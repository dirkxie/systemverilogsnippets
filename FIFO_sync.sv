==> flow/design.v <==
module FIFO_sync (
  input              clk,
  input              rst,
  input              wr_en,    
  input              rd_en,    
  input        [7:0] buf_in,   
  output logic [7:0] buf_out,  
  output logic       buf_empty,
  output logic       buf_full,
  output logic [3:0] fifo_counter  
);
logic [2:0] rd_ptr, wr_ptr;  
logic [7:0] buf_mem [3:0];   
always_comb begin
  buf_empty = (fifo_counter == 0);
  buf_full  = (fifo_counter == 15);
end
always_ff @ (posedge clk or posedge rst) begin  
  if (rst)
    fifo_counter <= 0;
  else if ((!buf_full && wr_en) && (!buf_empty && rd))
    fifo_counter <= fifo_counter;
  else if (!buf_full && wr_en)
    fifo_counter <= fifo_counter + 1;
  else if (!buf_empty && rd_en)
    fifo_counter <= fifo_counter - 1;
  else
    fifo_counter <= fifo_counter;
end
always_ff @ (posedge clk or posedge rst) begin
  if (rst)
    buf_out <= 0;
  else begin
    if (rd_en && !buf_empty)
      buf_out <= buf_mem[rd_ptr];
    else
      buf_out <= buf_out;
  end
end
always_ff @ (posedge clk) begin
  if (wr_en && !buf_full)
    buf_mem[wr_ptr] <= buf_in;
  else
    buf_mem[wr_ptr] <= buf_mem[wr_ptr];
end
always_ff @ (posedge clk or posedge rst) begin
  if (rst) begin
    wr_ptr <= 0;
    rd_ptr <= 0;
  end else begin
    if (!buf_full && wr_en)
      wr_ptr <= wr_ptr + 1;
    else
      wr_ptr <= wr_ptr;
    if (!buf_empty && rd_en)
      rd_ptr <= rd_ptr + 1;
    else
      rd_ptr <= rd_ptr;
  end
end
endmodule
; ---- Step by step through the tools: FIFO_sync
; Tool output for the design above, in the order of the flow.
; Line numbers count from 1 in the design file above.
; Operators: Yosys type, input widths -> output width; for muxes data width and select width s.
; Cell names lack the library's common part.
; A cell with -- has no value.
[setup]
design = FIFO_sync
clock = clk
lib = sky130hd
corner = tt_025C_1v80

; ---- Elaborated design
; Counts by Yosys on the flattened word-level netlist (proc, flatten, opt, wreduce; memories kept). Register bits leave out memories and registers merged into their read ports (data or address). Print and check cells are left out. Cells with the same type and inputs are merged into one.
; Memory sizes are those after Yosys's memory passes, which may raise the word count (mostly to a power of two), join words into wider ones and drop unused or constant bits.
[classes]
add_sub_neg = 4
reduce_and_logical = 10
n_mux = 7
equal = 2
n_logic = 2
[ops]
columns = operator, n
row1 = $mux 8, 3
row2 = $mux 4, 2
row3 = $add 3x1->3 const B, 2
row4 = $logic_and 1x1->1, 4
row5 = $reduce_and 2->1, 2
row6 = $add 4x1->4 const B, 1
row7 = $sub 4x1->4 const B, 1
row8 = $eq 4x4->1 const B, 1
row9 = $logic_not 4->1, 1
row10 = $logic_not 1->1, 2
row11 = $reduce_bool 2->1, 1
row12 = $mux 1, 2
row13 = $ne 1x1->1 const B, 1
row14 = $or 1x1->1, 1
row15 = $not 1->1, 1
[word_totals]
input_bits = 12
output_inout_bits = 14
elab_cells = 29
clocked_rd_ports_x_width = 8
memories = 1
mem_bits_rw = 32
register_bits = 10
[memory_table]
columns = name, words, width, rd, write_ports, line_no
row1 = buf_mem, 4, 8, 1, 1, 13  ; logic [7:0] buf_mem [3:0];

; ---- Depth
; Yosys ltp: most cells in a row. Word level: on the elaborated netlist, between registers, memories and ports. Mapped: between sequential cells and ports; inverters and the memories' decode and read muxes count.
[depth]
depth_word = 6
abc_area = 0
mapped_depth = 8
mapped_depth_nobuf = 8

; ---- After synthesis
; The flow's flattened synthesis, as Yosys stat reports it; memories are mapped. The netlist is that of the ABC_AREA named above (0 if unset); the other value can give another one.
; Totals and module areas in this step are rounded.
[synth_totals]
buf_cells = 3
sequential_area_um2 = 1361
ff_cells = 48
stdcells = 104
yosys_area_um2 = 2003
[by_type]
columns = cell, n, area_total_um2
row1 = edfxtp_1, 32, 960.922
row2 = dfrtp_1, 16, 400.384
row3 = mux4_2, 8, 180.173
row4 = mux2_4, 10, 150.144
row5 = ha_1, 6, 75.072
row6 = xnor2_1, 4, 35.034
row7 = and3_1, 4, 25.024
row8 = fa_1, 1, 20.019
row9 = inv_1, 5, 18.768
row10 = and2_4, 2, 17.517
row11 = xor2_1, 2, 17.517
row12 = o41ai_2, 1, 16.266
row13 = nand4_2, 1, 12.512
row14 = buf_6, 1, 11.261
row15 = a21oi_1, 2, 10.01
row16 = mux2i_1, 1, 10.01
row17 = a21o_2, 1, 8.758
row18 = buf_4, 1, 7.507
; Other cell types: 6; their cells: 6.

; ---- Timing after synthesis
; Source: OpenSTA report_checks on the synthesized netlist (no wires, ideal clock, input and output delay 20% of the period each), path of least setup slack; recovery checks are left aside. Register names are those of the netlist, which keeps one name where synthesis merged equal registers.
[synth_path]
path_type = reg2reg
start = register fifo_counter[0]
end = register fifo_counter[3]
n_path_buf = 0
setup_ns = 0.080
tclk_ns = 3.0
setup_slack_ns = 1.017
path_delay_ns = 1.983
t_arrival_ns = 1.903
required_time_ns = 2.920
driving_pins = 9
launch_ns = 0.000
period_less_setup_slack_ns = 1.983
; "path_delay_ns" is the arrival time less input delay plus setup time.
; "driving_pins" counts driving pins, that of a launching flip-flop among them; a cell with two outputs on the path counts twice.
; "period_less_setup_slack_ns" = period - worst setup slack (recovery checks aside). The figure is calculated, with input and output delays left at 20% of the set period.
; The rows between start and end are the longest chain of elaborated cells between them; the timing report does not say that the signal goes this way. Where chains are equally long, one stands for them.
; A line is the first line of the expression or statement that the cell stems from. Yosys adds cells for indexed reads and writes and turns some case tables into memories.
; A register here has more assigning lines than the two given.
[synth_via]
path_cell_list = dfrtp_1 > nand4_2 > and2_4 > inv_2 > ha_1 > a21o_2 > a21oi_1 > mux2i_1 > xnor2_1
elab_chain_cells = 6
cells_between = 15
cone_classes = add/sub: 2; eq/ne: 1; mux: 2; logic: 1; reduce/logical: 9
[synth_rtl]
columns = element, line_no
row1 = from (decl), 10  ; output logic [3:0] fifo_counter
row2 = from (assign), 22  ; fifo_counter <= fifo_counter;
row3 = from (assign), 24  ; fifo_counter <= fifo_counter + 1;
row4 = $eq 4x4->1, 16  ; buf_full  = (fifo_counter == 15);
row5 = $logic_not 1->1, 21  ; else if ((!buf_full && wr_en) && (!buf_empty && rd))
row6 = $logic_and 1x1->1 x2, 21
row7 = $not 1->1, --
row8 = $reduce_and 2->1, --
row9 = to (assign), 22
row10 = to (assign), 24
row11 = to (decl), 10

; ---- Path in the finished layout
; Path of least setup slack in the final report of job 1 (OpenROAD, finished layout, wires in). Where an end is a register, its clock arrival counts in the times.
[layout_path]
path_type = reg2out
start = register fifo_counter[1]
end = output port buf_full
launch_ns = 0.28
t_arrival_ns = 1.69
driving_pins = 4
required_time_ns = 2.86
tclk_ns = 3.58
setup_slack_ns = 1.17
output_delay_ns = 0.72
n_path_buf = 1
; The rows between start and end are the longest chain of elaborated cells between them; the timing report does not say that the signal goes this way. Where chains are equally long, one stands for them.
; A register here has more assigning lines than the two given.
[layout_via]
path_cell_list = dfrtp_1 > nand4_2 > inv_1 > clkdlybuf4s50_1
elab_chain_cells = 1
cells_between = 1
lines_between = 1
cone_classes = eq/ne: 1
[layout_rtl]
columns = element, line_no
row1 = from (decl), 10  ; output logic [3:0] fifo_counter
row2 = from (assign), 22  ; fifo_counter <= fifo_counter;
row3 = from (assign), 24  ; fifo_counter <= fifo_counter + 1;
row4 = $eq 4x4->1, 16  ; buf_full  = (fifo_counter == 15);
row5 = to (decl), 9  ; output logic       buf_full,

==> results <==
Measured data: module FIFO_sync, platform sky130hd, 2 stored runs of the flow under differing settings, order arbitrary. Input and output delays are each 20% of the period that was set; the output load is 0.01 pF.
"achievedPeriod_ns" is the run's clock period less its worst setup slack. It is reckoned from that one timing run; input and output delays stay at 20% of the period that was set.
"worst_path_allowed_less_slack_ns" is the time allowed to the run's worst setup path (the clock period less input and output delay, where it has them) less its slack. Clock arrival times count: a late capture clock shortens it, a late launch clock lengthens it.
"final_power_w" rests on the timing tool's default activity at the inputs, not on a simulated workload.
Measured values are rounded.

# job 1
==> flow/run.sh <==
#!/bin/bash
# the make line also repeats the synthesis and layout settings of config.mk as NAME=value (left out here)
make -C /OpenROAD-flow-scripts/flow DESIGN_CONFIG=/design/flow/config.mk WORK_HOME=/design/flow/orfs CLKGATE_MAP_FILE= finish
==> flow/config.mk <==
export PLATFORM = sky130hd
export DESIGN_NAME = FIFO_sync
export DESIGN_NICKNAME = FIFO_sync
export VERILOG_FILES = /design/flow/design.v
export SDC_FILE = /design/flow/constraint.sdc
export NUM_CORES = 4
export LEC_CHECK = 0
export CAP_MARGIN = 20
export CORE_MARGIN = 2
export CORE_UTILIZATION = 40
export SLEW_MARGIN = 20
==> flow/constraint.sdc <==
create_clock -name core_clock -period 3.58 [get_ports {clk}]
set_input_delay 0.7160 -clock core_clock [delete_from_list [all_inputs] [get_ports {clk}]]
set_output_delay 0.7160 -clock core_clock [all_outputs]
set_load 0.01 [all_outputs]

==> job 1: results <==
synth_chip_area_um2=2003
die_um2=5590
post_route_stdcell_area_um2=2442
finish.utilization_pct=51.0
setup_ws_ns=1.171
final_power_w=0.001992
achievedPeriod_ns=2.409
worst_path_allowed_less_slack_ns=1.69
critical_path_type="reg2out"

# job 2
==> flow/run.sh <==
#!/bin/bash
# the make line also repeats the synthesis and layout settings of config.mk as NAME=value (left out here)
make -C /OpenROAD-flow-scripts/flow DESIGN_CONFIG=/design/flow/config.mk WORK_HOME=/design/flow/orfs CLKGATE_MAP_FILE= finish
==> flow/config.mk <==
export PLATFORM = sky130hd
export DESIGN_NAME = FIFO_sync
export DESIGN_NICKNAME = FIFO_sync
export VERILOG_FILES = /design/flow/design.v
export SDC_FILE = /design/flow/constraint.sdc
export NUM_CORES = 4
export LEC_CHECK = 0
export CAP_MARGIN = 20
export CELL_PAD_IN_SITES_DETAIL_PLACEMENT = 1
export CELL_PAD_IN_SITES_GLOBAL_PLACEMENT = 1
export CORE_MARGIN = 2
export CORE_UTILIZATION = 55
export GPL_TIMING_DRIVEN = 1
export MAX_ROUTING_LAYER = met4
export PLACE_DENSITY_LB_ADDON = 0.2
export SETUP_SLACK_MARGIN = 0.06
export SLEW_MARGIN = 20
export TNS_END_PERCENT = 10
==> flow/constraint.sdc <==
create_clock -name core_clock -period 2.38 [get_ports {clk}]
set_input_delay 0.4760 -clock core_clock [delete_from_list [all_inputs] [get_ports {clk}]]
set_output_delay 0.4760 -clock core_clock [all_outputs]
set_load 0.01 [all_outputs]

==> job 2: results <==
synth_chip_area_um2=2003
die_um2=4141
post_route_stdcell_area_um2=2422
finish.utilization_pct=70.9
setup_ws_ns=0.160
final_power_w=0.003122
achievedPeriod_ns=2.220
worst_path_allowed_less_slack_ns=1.74
critical_path_type="reg2out"
